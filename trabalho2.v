==> flow/design.v <==
module teste_led(input CLOCK_50, 
				output [3:0] LEDG
);
	reg [25:0]counter;
	reg pisca0 = 1;
assign LEDG[0] = pisca0;
assign LEDG[1] = pisca0;
assign LEDG[2] = pisca0;
	always @(posedge CLOCK_50) begin
		if (counter == 50000000)begin
			pisca0 <= ~pisca0; 
			counter <=0;  
		end
		else begin
			counter <= counter +1; 
		end
	end	
endmodule
# Reports on teste_led
# The steps from the RTL of teste_led to its reports follow in flow order.
# Lines are those of the file above, counted from 1.
# A cell with -- has no value.
[design] top="teste_led" clk_port="CLOCK_50" lib="sky130hd" pvt_corner="tt_025C_1v80"

# After elaboration
# Source: Yosys, flattened and elaborated, memories not mapped. Widths are those after wreduce; folded enables and synchronous resets count as part of the registers. Registers that Yosys merges into a memory's read port (data or address) are not register bits. Print and check cells do not count. Equal cells are merged and count once.
[bits] mem_count=0 word_cells=5 latch_bits=0 ram_bits=0 clocked_rd_ports_x_width=0 ff_bits=27 rom_bits=0
[classes] n_cmp=0 n_eq=1 n_mux=0 logic=1 multipliers=0 div_mod_pow=0 shifts=0 addsub=1 n_reduce_logical=0
[op_table] operator="adder 26 x 1 -> 26 bit with constant B" n=1
[op_table] operator="== test 26 bit with constant B" n=1
[op_table] operator="inverter 1 bit" n=1

# Longest topological paths
# Yosys ltp: most cells in a row. Word level: on the elaborated netlist, between registers, memories and ports. Mapped: between sequential cells and ports; inverters and the memories' decode and read muxes count.
[logic_depth] word_depth=1 ABC_AREA=0 depth_mapped=6

# Netlist
# The flow's flattened synthesis, as Yosys stat reports it; memories are mapped. The netlist is that of the ABC_AREA named above (0 if unset); the other value can give another one.
[by_type] type="sky130_fd_sc_hd__dfxtp_1" n=26
[by_type] type="sky130_fd_sc_hd__xnor2_1" n=12
[by_type] type="sky130_fd_sc_hd__nor2_1" n=14
[by_type] type="sky130_fd_sc_hd__xor2_1" n=6
[by_type] type="sky130_fd_sc_hd__buf_4" n=4
[by_type] type="sky130_fd_sc_hd__edfxtp_1" n=1
[by_type] type="sky130_fd_sc_hd__nand2_1" n=8
[by_type] type="sky130_fd_sc_hd__nand3_1" n=6
[by_type] type="sky130_fd_sc_hd__inv_1" n=7
[by_type] type="sky130_fd_sc_hd__and3_1" n=4
[by_type] type="sky130_fd_sc_hd__ha_1" n=2
[by_type] type="sky130_fd_sc_hd__nand4_1" n=4
[by_type] type="sky130_fd_sc_hd__nand4_2" n=2
[by_type] type="sky130_fd_sc_hd__nand3b_1" n=3
[by_type] type="sky130_fd_sc_hd__nand4_4" n=1
[by_type] type="sky130_fd_sc_hd__nor4_4" n=1
[by_type] type="sky130_fd_sc_hd__mux2i_1" n=2
[by_type] type="sky130_fd_sc_hd__nor4b_1" n=2
# Not listed: further types 17, cells in them 20.
[mapped] yosys_area_um2=1231.2 cells=125 ffs=27 seqArea_um2=550.5

# Path before layout
# Source: OpenSTA report_checks on the synthesized netlist (no wires, ideal clock, input and output delay 20% of the period each), path of least setup slack; recovery checks are left aside. Register names are those of the netlist, which keeps one name where synthesis merged equal registers.
[synth_path] kind="reg-to-reg" start="reg counter[19]" end="reg pisca0" setup_slack_ps=1021 tclk_ps=2770 path_buffers=1 path_delay_ps=1750 required_ps=2461 path_stages=5 t_first_pin_ps=0 arrival_ps=1441 period_less_setup_slack_ps=1749
# "path_delay_ps" is the arrival time less input delay plus setup time.
# "path_stages" counts driving pins, that of a launching flip-flop among them; a cell with two outputs on the path counts twice.
# "period_less_setup_slack_ps" = period - worst setup slack (recovery checks aside). The figure is calculated, with input and output delays left at 20% of the set period.
# The rows between start and end are the longest chain of elaborated cells between them; the timing report does not say that the signal goes this way. Where chains are equally long, one stands for them.
# Each line given opens the expression or statement behind the cell; cells for indexed reads and writes are added by Yosys, which also makes memories of some case tables.
[synth_between] cell_sequence="sky130_fd_sc_hd__dfxtp_1 -> sky130_fd_sc_hd__nand2_1 -> sky130_fd_sc_hd__or3_1 -> sky130_fd_sc_hd__nor4b_2 -> sky130_fd_sc_hd__buf_2" elab_chain_cells=1 cells_between=1 cone_lines=1
[synth_lines] element="start: declaration" line_no=4 rtl="reg [25:0]counter;"
[synth_lines] element="start: assignment" line_no=12 rtl="counter <=0;"
[synth_lines] element="start: assignment" line_no=15 rtl="counter <= counter +1;"
[synth_lines] element="== test 26 bit" line_no=10 rtl="if (counter == 50000000)begin"
[synth_lines] element="end: assignment" line_no=11 rtl="pisca0 <= ~pisca0;"
[synth_lines] element="end: declaration" line_no=5 rtl="reg pisca0 = 1;"

# Path in the finished layout
# From the final timing report of run 1: the path of least setup slack in the routed layout; clock arrival at registers is part of the times.
# The report prints the path's times to 10 ps; the period is as set.
[layout_path] kind="reg-to-reg" start="reg counter[2]" end="reg counter[23]" setup_slack_ps=280 t_first_pin_ps=270 path_stages=7 arrival_ps=1790 required_ps=2070 tclk_ps=1900 path_buffers=1
# The rows between start and end are the longest chain of elaborated cells between them; the timing report does not say that the signal goes this way. Where chains are equally long, one stands for them.
[layout_between] cell_sequence="sky130_fd_sc_hd__dfxtp_4 -> sky130_fd_sc_hd__nor4b_4 -> sky130_fd_sc_hd__nand4_1 -> sky130_fd_sc_hd__nor4b_4 -> sky130_fd_sc_hd__buf_4 -> sky130_fd_sc_hd__nand2b_1 -> sky130_fd_sc_hd__mux2i_1" elab_chain_cells=1 cells_between=2 cone_lines=2
[layout_lines] element="start: declaration" line_no=4 rtl="reg [25:0]counter;"
[layout_lines] element="start: assignment" line_no=12 rtl="counter <=0;"
[layout_lines] element="start: assignment" line_no=15 rtl="counter <= counter +1;"
[layout_lines] element="adder 26 x 1 -> 26 bit" line_no=15
[layout_lines] element="end: assignment" line_no=12
[layout_lines] element="end: assignment" line_no=15
[layout_lines] element="end: declaration" line_no=4

# Measured results for teste_led: 2 stored runs of the Yosys and OpenROAD flow on sky130hd. The settings differ; the order carries no meaning. The constraints put input and output delay at 20% of the set period each and load the outputs with 0.01 pF.
# "clock_period_reached_ps" is the run's clock period less its worst setup slack. It is reckoned from that one timing run; input and output delays stay at 20% of the period that was set.
# "worstPathTime_ps": the worst setup path's part of the clock period (all of it between registers, 20% less for each end at a port) less its slack. A launch clock that arrives late makes it longer, a capture clock that arrives late makes it shorter.
# "worstPathTime_ps" is given in steps of 10 ps.
run="run 1" settings period_ns=1.9 CORE_UTILIZATION=24 SETUP_SLACK_MARGIN=0.53 PLACE_DENSITY=0.69 HOLD_SLACK_MARGIN=0.03 CORE_MARGIN=6 TNS_END_PERCENT=40 GPL_TIMING_DRIVEN=0 CTS_CLUSTER_SIZE=47 CTS_CLUSTER_DIAMETER=94 MIN_ROUTING_LAYER="met1" MAX_ROUTING_LAYER="met5" CAP_MARGIN=20 SLEW_MARGIN=20
run="run 1" results yosys.chip_area_um2=1231.2 worstPathTime_ps=1620 worst_path_kind="reg-to-reg" setupTns_ps=0 clock_period_reached_ps=1620 layout_utilization_pct=34.8 timing.setup.ws_ps=280 post_route_stdcell_area_um2=1675.4 final_hold_ws_ps=460 design.die.area_um2=6993.1
run="run 2" settings period_ns=1.34 CORE_UTILIZATION=25 SETUP_SLACK_MARGIN=0.29 HOLD_SLACK_MARGIN=0.05 CORE_ASPECT_RATIO=1.46 CELL_PAD_IN_SITES_GLOBAL_PLACEMENT=1 CELL_PAD_IN_SITES_DETAIL_PLACEMENT=1 GPL_ROUTABILITY_DRIVEN=0 MAX_ROUTING_LAYER="met4" CAP_MARGIN=20 CORE_MARGIN=2 SLEW_MARGIN=20
run="run 2" results setupTns_ps=-5300 final_hold_ws_ps=530 design.die.area_um2=5512.4 post_route_stdcell_area_um2=2142.1 worstPathTime_ps=1680 worst_path_kind="reg-to-reg" yosys.chip_area_um2=1231.2 layout_utilization_pct=45.7 timing.setup.ws_ps=-342 clock_period_reached_ps=1682
